==> flow/design.v <==
`timescale 1ns / 1ps
module sqr_wav_gen
    #(parameter SQR_STATE_NS=100,  
                CLK_NS=10  
     ) 
    (
    input logic clk,
    input [3:0] low_n,
    input [3:0] high_m,
    output sqr_state
    );
    logic [7:0] ns_reg;
    logic [7:0] ns_next;
    logic sqr_reg;
    logic sqr_next;
    always_ff @(posedge clk)
    begin
        ns_reg <= ns_next;
        sqr_reg <= sqr_next;
    end
    assign ns_next = (sqr_reg != sqr_next) ? 8'b0 : ns_reg + 1;
    always_comb
        if (!high_m)  
            sqr_next = 0;
        else if (!low_n)  
            sqr_next = 1;
        else if (!sqr_reg)  
            if (ns_reg*CLK_NS >= (low_n*SQR_STATE_NS - CLK_NS))
                sqr_next = 1;
            else
                sqr_next = 0;
        else
            if (ns_reg*CLK_NS >= (high_m*SQR_STATE_NS - CLK_NS))
                sqr_next = 0;
            else
                sqr_next = 1;             
   assign sqr_state = sqr_reg;
endmodule
`timescale 1ns / 1ps
module sqr_wav_gen_top(
    input logic clk,
    input logic [3:0] sw0,
    input logic [3:0] sw1,
    output logic ja_top
    );
    sqr_wav_gen sqr1(.clk(clk), .low_n(sw0), .high_m(sw1), .sqr_state(ja_top));
endmodule
; Step by step through the tools: sqr_wav_gen_top
; The steps from the RTL of sqr_wav_gen_top to its reports follow in flow order.
; Lines are those of the file above, counted from 1.
; Cell names lack the library's common part.
; Not given: n/a
[design]
design = sqr_wav_gen_top
clock_port = clk
cell_library = sky130hd
lib_corner = tt_025C_1v80

; Word-level counts
; Source: Yosys, flattened and elaborated, memories not mapped. Widths are those after wreduce; folded enables and synchronous resets count as part of the registers. Registers that Yosys merges into a memory's read port (data or address) are not register bits. Print and check cells do not count. Equal cells are merged and count once.
[word_totals]
ff_bits = 9
in_bits = 9
out_inout_bits = 1
word_cells = 18
[op_classes]
add_sub_neg = 3
mul = 3
n_cmp = 2
n_eq = 1
n_mux = 5
reduce_and_logical = 2
[ops]
columns = cell, count
row1 = multiplier 4 x 5 -> 9 bit with constant B, 2
row2 = greater-or-equal comparator 32 bit, 2
row3 = subtractor 32 x 4 -> 32 bit with constant B, 2
row4 = multiplier 8 x 3 -> 11 bit with constant B, 1
row5 = zero test 4 bit, 2
row6 = adder 8 x 1 -> 8 bit with constant B, 1
row7 = two-way mux 1 bit, 5
row8 = != test 1 bit, 1

; Longest topological paths
; Depth = most cells in a row (Yosys ltp): at word level without a register or memory, in the mapped netlist without a sequential cell, where the memories' decode and read muxes count.
[logic_depth]
depth_word = 8
abc_area = 0
depth_mapped = 17
depth_no_buf = 17

; After synthesis
; The flow's flattened synthesis, as Yosys stat reports it; memories are mapped. The netlist is that of the ABC_AREA named above (0 if unset); the other value can give another one.
[types]
columns = type, count, type_area_um2
row1 = ha_1, 59, 738.208
row2 = dfxtp_1, 9, 180.173
row3 = xnor2_1, 14, 122.618
row4 = xor2_1, 14, 122.618
row5 = a21oi_1, 19, 95.091
row6 = inv_1, 20, 75.072
row7 = fa_1, 3, 60.058
row8 = nor2_1, 15, 56.304
row9 = nand3_1, 9, 45.043
row10 = nand2_1, 10, 37.536
row11 = a21o_1, 4, 30.029
row12 = nor3_1, 6, 30.029
row13 = nand4_1, 4, 25.024
row14 = a31oi_1, 3, 18.768
row15 = a211o_1, 2, 17.517
row16 = nand3_4, 1, 17.517
row17 = a2111oi_2, 1, 15.014
row18 = o2111ai_2, 1, 15.014
; Not listed: further types 20, cells in them 26.
[synth_totals]
stdcells = 220
mapped_area_um2 = 1896.8
seq_area_um2 = 180.2
flip_flops = 9
buffers = 1
; By module: a second synthesis without flattening, with its own total; a netlist apart from the flattened one above.
[unflattened]
cells_unflattened = 222
area_unflattened_um2 = 1996.9
; Rows give one instance, submodules left out.
[by_module]
columns = module, instances, n_cells, area_um2
row1 = sqr_wav_gen, 1, 222, 1996.9
row2 = sqr_wav_gen_top, 1, 0, 0.0

; Path before layout
; Source: OpenSTA report_checks on the synthesized netlist (no wires, ideal clock, input and output delay 20% of the period each), path of least setup slack; recovery checks are left aside. Register names are those of the netlist, which keeps one name where synthesis merged equal registers.
[synth_path]
path_type = in2reg
from = input sw1[0]
to = register sqr1.ns_reg[2]
clock_period_ps = 4340
arrival_time_ps = 4263
required_time_ps = 4225
setup_slack_ps = -38
delay_ps = 3510
driving_pins = 17
n_path_buf = 0
period_less_setup_slack_ps = 4378
; "delay_ps" = arrival - input delay + setup time.
; "driving_pins": output pins that drive a net of the path, with the launching flip-flop's if there is one; two outputs of one cell count as two.
; "period_less_setup_slack_ps" = period - worst setup slack (recovery checks aside). The figure is calculated, with input and output delays left at 20% of the set period.
; Between the ends stands the longest chain of elaborated cells between them, by number of cells; it is not shown to be the way that was timed. Of several equally long chains one is given.
; Each line given opens the expression or statement behind the cell; cells for indexed reads and writes are added by Yosys, which also makes memories of some case tables.
[synth_via]
cell_sequence = inv_1 ha_1 ha_1 fa_1 or4_4 a21oi_1 nor2_1 a211oi_1 a21oi_1 xor2_1 ha_1 nand4_1 a2111o_1 o2111ai_1 o2111ai_2 nand3_4 nor2_1
elab_chain_cells = 8
cone_cells = 9
cone_classes = 1 x add/sub; 1 x mul; 1 x compare; 1 x eq/ne; 4 x mux; 1 x reduce/logical
[synth_lines]
columns = item, line_no
row1 = from (decl), 43  ; input logic [3:0] sw1,
row2 = multiplier 4 x 5 -> 9 bit, 33  ; if (ns_reg*CLK_NS >= (high_m*SQR_STATE_NS - CLK_NS))
row3 = subtractor 32 x 4 -> 32 bit, 33
row4 = greater-or-equal comparator 32 bit, 33
row5 = two-way mux 1 bit, 33
row6 = two-way mux 1 bit, 27  ; else if (!sqr_reg)
row7 = two-way mux 1 bit, 25  ; else if (!low_n)
row8 = two-way mux 1 bit, 23  ; if (!high_m)
row9 = != test 1 bit, 21  ; assign ns_next = (sqr_reg != sqr_next) ? 8'b0 : ns_reg + 1;
row10 = to (assign), 18  ; ns_reg <= ns_next;
row11 = to (decl), 12  ; logic [7:0] ns_reg;

; Timing after layout
; From the final timing report of run 1: the path of least setup slack in the routed layout; clock arrival at registers is part of the times.
; The path's times are printed in steps of 10 ps; the period is the one set.
[layout_path]
path_type = in2reg
from = input sw0[0]
to = register sqr1.ns_reg[5]
clock_period_ps = 4390
arrival_time_ps = 4420
required_time_ps = 4560
setup_slack_ps = 130
driving_pins = 18
n_path_buf = 2
; Between the ends stands the longest chain of elaborated cells between them, by number of cells; it is not shown to be the way that was timed. Of several equally long chains one is given.
[layout_via]
cell_sequence = clkdlybuf4s15_1 inv_1 ha_1 ha_1 fa_2 xor2_2 nor2_2 nand2_1 nor2_1 ha_1 ha_1 nand3_1 nor2_1 a221o_1 o211ai_1 buf_4 nand3_4 nor2_1
elab_chain_cells = 8
cone_cells = 9
cone_classes = 1 x add/sub; 1 x mul; 1 x compare; 1 x eq/ne; 4 x mux; 1 x reduce/logical
[layout_lines]
columns = item, line_no
row1 = from (decl), 42  ; input logic [3:0] sw0,
row2 = multiplier 4 x 5 -> 9 bit, 28  ; if (ns_reg*CLK_NS >= (low_n*SQR_STATE_NS - CLK_NS))
row3 = subtractor 32 x 4 -> 32 bit, 28
row4 = greater-or-equal comparator 32 bit, 28
row5 = two-way mux 1 bit, 28
row6 = two-way mux 1 bit, 27  ; else if (!sqr_reg)
row7 = two-way mux 1 bit, 25  ; else if (!low_n)
row8 = two-way mux 1 bit, 23  ; if (!high_m)
row9 = != test 1 bit, 21  ; assign ns_next = (sqr_reg != sqr_next) ? 8'b0 : ns_reg + 1;
row10 = to (assign), 18  ; ns_reg <= ns_next;
row11 = to (decl), 12  ; logic [7:0] ns_reg;

; Flow measurements of sqr_wav_gen_top on sky130hd: 2 stored runs with different settings, listed in no order. Input and output delays are each 20% of the period that was set; the output load is 0.01 pF.
; "clock_period_reached_ps" is the run's clock period less its worst setup slack. It is reckoned from that one timing run; input and output delays stay at 20% of the period that was set.
; By "worst_setup_path_time_ps" is meant the share of the clock period that the worst setup path is allowed (20% is reserved at inputs, 20% at outputs), minus its slack. Clock arrival times at its registers enter into it.
; "total_power_mw" rests on the timing tool's default activity at the inputs, not on a simulated workload.
; "worst_setup_path_time_ps" is known to 10 ps.

[run 1: settings]
period_ns = 4.39
CORE_UTILIZATION = 48
PLACE_DENSITY_LB_ADDON = 0.16
CELL_PAD_IN_SITES_DETAIL_PLACEMENT = 1
GPL_TIMING_DRIVEN = 0
CTS_CLUSTER_SIZE = 27
CTS_CLUSTER_DIAMETER = 96
MAX_ROUTING_LAYER = met5
CAP_MARGIN = 20
CORE_MARGIN = 2
SLEW_MARGIN = 20
[run 1: results]
post_synth_area_um2 = 1896.8
die_um2 = 4470.3
final_stdcell_area_um2 = 2288.4
util_pct = 61.1
worst_setup_slack_ps = 133
tns_setup_ps = 0
fin_hold_ws_ps = 562
total_power_mw = 1.089
clock_period_reached_ps = 4257
worst_setup_path_time_ps = 3380
worst_path_kind = in2reg

[run 2: settings]
period_ns = 3.28
CORE_UTILIZATION = 55
PLACE_DENSITY = 0.73
CELL_PAD_IN_SITES_GLOBAL_PLACEMENT = 3
TNS_END_PERCENT = 40
ABC_AREA = 0
SLEW_MARGIN = 25
CAP_MARGIN = 20
CORE_MARGIN = 2
[run 2: results]
outcome = incomplete, placement halted on GPL-0301
