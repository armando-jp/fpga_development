==> flow/design.v <==
module disp_mux
    (
    input logic [7:0] in0, in1,in2, in3,
    input logic clk, reset,
    output logic [7:0] sseg,
    output logic [7:0] an
    );
    localparam N = 18;
    logic [N-1:0] q_reg;
    logic [N-1:0] q_next;
    always_ff @(posedge clk, posedge reset)
        if(reset)
            q_reg <= 0;
        else
            q_reg <= q_next;
    assign q_next = q_reg + 1;
    always_comb
        case (q_reg[N-1:N-2])
            2'b00:
                begin
                    an = 4'b1110;
                    sseg = in0;
                end
            2'b01:
                begin
                    an = 4'b1101;
                    sseg = in1;
                end
            2'b10:
                begin
                    an = 4'b1011;
                    sseg = in2;
                end
            2'b11:
                begin
                    an = 4'b0111;
                    sseg = in3;
                end
            default:
                begin
                    an = 4'b0111;
                    sseg = in3;
                end
        endcase
    assign an[7:4] = 4'b1111;
endmodule
## Step by step through the tools: disp_mux

The steps from the RTL of disp_mux to its reports follow in flow order.
Line numbers count from 1 in the design file above.
Not given: --

- Design top: disp_mux
- Clock port: clk
- Library: sky130hd
- Library corner: tt_025C_1v80

## After elaboration

Yosys after proc, flatten, opt, wreduce and memory -nomap, before mapping. Enables and synchronous resets that opt folds into registers are not counted as muxes. Memory bits, and registers merged into a memory's read port (data or address), are not among the register bits. Print and check cells are not counted. Equal cells are merged and count once.

- Reductions and logical operators: 1
- Eq/ne operators: 3
- $add $sub $neg: 1
- Muxes and demuxes: 2

Operators by type and width:

| kind | number |
|---|---|
| parallel mux 8 bit (select 4 bit) | 1 |
| adder 18 x 1 -> 18 bit (second input constant) | 1 |
| parallel mux 4 bit (select 4 bit) | 1 |
| == test 2 bit (second input constant) | 2 |
| == test 2 x 1 -> 1 bit (second input constant) | 1 |
| zero test 2 bit | 1 |

- Input port bits: 34
- Bits in registers: 18
- Output and inout bits: 16

## Depth

Yosys ltp: most cells in a row. Word level: on the elaborated netlist, between registers, memories and ports. Mapped: between sequential cells and ports; inverters and the memories' decode and read muxes count.

- Word-level depth: 2
- ABC_AREA: 0
- Depth in mapped cells: 5
- Mapped depth without buffers: 5

## Synthesis result

The flow's flattened synthesis, as Yosys stat reports it; memories are mapped. The netlist is that of the ABC_AREA named above (0 if unset); the other value can give another one.
The area totals of this step are shown rounded.

- Synthesis area: 1,000 µm²
- Flip-flops: 18
- Sequential part of the area: 450 µm²
- Cell count: 82

Cells by type:

| cell type | number | total area (µm²) |
|---|---|---|
| sky130_fd_sc_hd__dfrtp_1 | 18 | 450.432 |
| sky130_fd_sc_hd__mux4_2 | 8 | 180.173 |
| sky130_fd_sc_hd__xnor2_1 | 10 | 87.584 |
| sky130_fd_sc_hd__xor2_1 | 6 | 52.55 |
| sky130_fd_sc_hd__buf_4 | 5 | 37.536 |
| sky130_fd_sc_hd__and3_1 | 5 | 31.28 |
| sky130_fd_sc_hd__nand3_1 | 6 | 30.029 |
| sky130_fd_sc_hd__nand2_1 | 7 | 26.275 |
| sky130_fd_sc_hd__nand4_4 | 1 | 21.27 |
| sky130_fd_sc_hd__nor3_4 | 1 | 16.266 |
| sky130_fd_sc_hd__ha_1 | 1 | 12.512 |
| sky130_fd_sc_hd__nand2b_1 | 2 | 12.512 |
| sky130_fd_sc_hd__inv_1 | 3 | 11.261 |
| sky130_fd_sc_hd__buf_2 | 2 | 10.01 |
| sky130_fd_sc_hd__nand3_2 | 1 | 10.01 |
| sky130_fd_sc_hd__nor3_2 | 1 | 10.01 |
| sky130_fd_sc_hd__nor2_1 | 2 | 7.507 |
| sky130_fd_sc_hd__nor2_2 | 1 | 6.256 |

Not listed: further types 2, cells in them 2.

## Worst setup path after synthesis

Source: OpenSTA report_checks on the synthesized netlist (no wires, ideal clock, input and output delay 20% of the period each), path of least setup slack; recovery checks are left aside. Register names are those of the netlist, which keeps one name where synthesis merged equal registers.

- Path type: register to output
- Start point: register q_reg[16]
- End point: output sseg[0]
- Required time: 1.480 ns
- Driving pins on the path: 4
- Slack: 0.286 ns
- Clock period: 1.85 ns
- Delay of the path: 1.194 ns
- Data arrival time: 1.194 ns
- Synthesis period reached: 1.564 ns

"delay of the path" = arrival - input delay + setup time.
A path that ends at an output port has no setup time.
"driving pins on the path": output pins that drive a net of the path, with the launching flip-flop's if there is one; two outputs of one cell count as two.
"synthesis period reached" = period - worst setup slack (recovery checks aside). The figure is calculated, with input and output delays left at 20% of the set period.
Between the ends stands the longest chain of elaborated cells between them, by number of cells; it is not shown to be the way that was timed. Of several equally long chains one is given.
A line is the first line of the expression or statement that the cell stems from. Yosys adds cells for indexed reads and writes and turns some case tables into memories.

- Path through: sky130_fd_sc_hd__dfrtp_1 sky130_fd_sc_hd__buf_2 sky130_fd_sc_hd__buf_4 sky130_fd_sc_hd__mux4_2
- Cells in the longest elaborated chain: 2
- Elaborated cells between the ends (all ways): 5
- Those cells by class: eq/ne (3); mux (1); reduce/logical (1)

RTL lines, path after synthesis:

| what | line | text |
|---|---|---|
| from (decl) | 9 | `logic [N-1:0] q_reg;` |
| from (assign) | 13 | `q_reg <= 0;` |
| from (assign) | 15 | `q_reg <= q_next;` |
| == test 2 bit | 18 | `case (q_reg[N-1:N-2])` |
| parallel mux 8 bit (select 4 bit) | 18 |  |
| to (decl) | 5 | `output logic [7:0] sseg,` |

## Timing after layout

Path of least setup slack in the final report of record 1 (OpenROAD, finished layout, wires in). Where an end is a register, its clock arrival counts in the times.

- Path type: register to output
- Start point: register q_reg[16]
- End point: output sseg[4]
- Clock period: 1.5 ns
- Driving pins on the path: 4
- Data arrival time: 1.47 ns
- Required time: 1.20 ns
- Slack: -0.27 ns

Between the ends stands the longest chain of elaborated cells between them, by number of cells; it is not shown to be the way that was timed. Of several equally long chains one is given.

- Path through: sky130_fd_sc_hd__dfrtp_1 sky130_fd_sc_hd__buf_6 sky130_fd_sc_hd__mux4_2 sky130_fd_sc_hd__buf_6
- Cells in the longest elaborated chain: 2
- Elaborated cells between the ends (all ways): 5
- Those cells by class: eq/ne (3); mux (1); reduce/logical (1)

RTL lines, path post-layout:

| what | line | text |
|---|---|---|
| from (decl) | 9 | `logic [N-1:0] q_reg;` |
| from (assign) | 13 | `q_reg <= 0;` |
| from (assign) | 15 | `q_reg <= q_next;` |
| == test 2 bit | 18 | `case (q_reg[N-1:N-2])` |
| parallel mux 8 bit (select 4 bit) | 18 |  |
| to (decl) | 5 | `output logic [7:0] sseg,` |

Memo
Re: implementation data of disp_mux

Measured data: module disp_mux, platform sky130hd, 2 stored runs of the flow under differing settings, order arbitrary. Input and output delays are each 20% of the period that was set; the output load is 0.01 pF.
"achieved clock period" means the clock period less the worst setup slack. The figure is calculated, with input and output delays left at 20% of the set period.
By "time on the worst setup path" is meant the share of the clock period that the worst setup path is allowed (20% is reserved at inputs, 20% at outputs), minus its slack. Clock arrival times at its registers enter into it.
"power consumption": no workload was simulated; the value follows from the tool's default switching activity.
Measured values are rounded.

### Record 1

==> flow/run.sh <==
#!/bin/bash
# the make line also repeats the synthesis and layout settings of config.mk as NAME=value (left out here)
make -C /OpenROAD-flow-scripts/flow DESIGN_CONFIG=/design/flow/config.mk WORK_HOME=/design/flow/orfs CLKGATE_MAP_FILE= finish
==> flow/config.mk <==
export PLATFORM = sky130hd
export DESIGN_NAME = disp_mux
export DESIGN_NICKNAME = disp_mux
export VERILOG_FILES = /design/flow/design.v
export SDC_FILE = /design/flow/constraint.sdc
export NUM_CORES = 4
export LEC_CHECK = 0
export CAP_MARGIN = 20
export CORE_MARGIN = 2
export CORE_UTILIZATION = 40
export SETUP_SLACK_MARGIN = 0.11
export SLEW_MARGIN = 20
==> flow/constraint.sdc <==
create_clock -name core_clock -period 1.5 [get_ports {clk}]
set_input_delay 0.3000 -clock core_clock [delete_from_list [all_inputs] [get_ports {clk}]]
set_output_delay 0.3000 -clock core_clock [all_outputs]
set_load 0.01 [all_outputs]

Results of record 1:
- Chip area in the Yosys report: 1,000 µm²
- Setup slack of the worst path: -0.27 ns
- Time on the worst setup path: 1.47 ns
- Worst setup path kind: register to output
- Overall die area: 3,000 µm²
- Summed negative setup slack: -2.2 ns
- Standard-cell area of the final layout: 1,700 µm²
- Power consumption: 0.92 mW
- Post-layout utilization: 0.68
- Achieved clock period: 1.775 ns

### Record 2

==> flow/run.sh <==
#!/bin/bash
# the make line also repeats the synthesis and layout settings of config.mk as NAME=value (left out here)
make -C /OpenROAD-flow-scripts/flow DESIGN_CONFIG=/design/flow/config.mk WORK_HOME=/design/flow/orfs CLKGATE_MAP_FILE= finish
==> flow/config.mk <==
export PLATFORM = sky130hd
export DESIGN_NAME = disp_mux
export DESIGN_NICKNAME = disp_mux
export VERILOG_FILES = /design/flow/design.v
export SDC_FILE = /design/flow/constraint.sdc
export NUM_CORES = 4
export LEC_CHECK = 0
export CAP_MARGIN = 20
export CORE_MARGIN = 2
export CORE_UTILIZATION = 72
export GPL_TIMING_DRIVEN = 1
export PLACE_DENSITY_LB_ADDON = 0.19
export SETUP_SLACK_MARGIN = 0.5
export SLEW_MARGIN = 20
==> flow/constraint.sdc <==
create_clock -name core_clock -period 1.77 [get_ports {clk}]
set_input_delay 0.3540 -clock core_clock [delete_from_list [all_inputs] [get_ports {clk}]]
set_output_delay 0.3540 -clock core_clock [all_outputs]
set_load 0.01 [all_outputs]

Outcome of record 2: incomplete, placement halted on FLW-0024
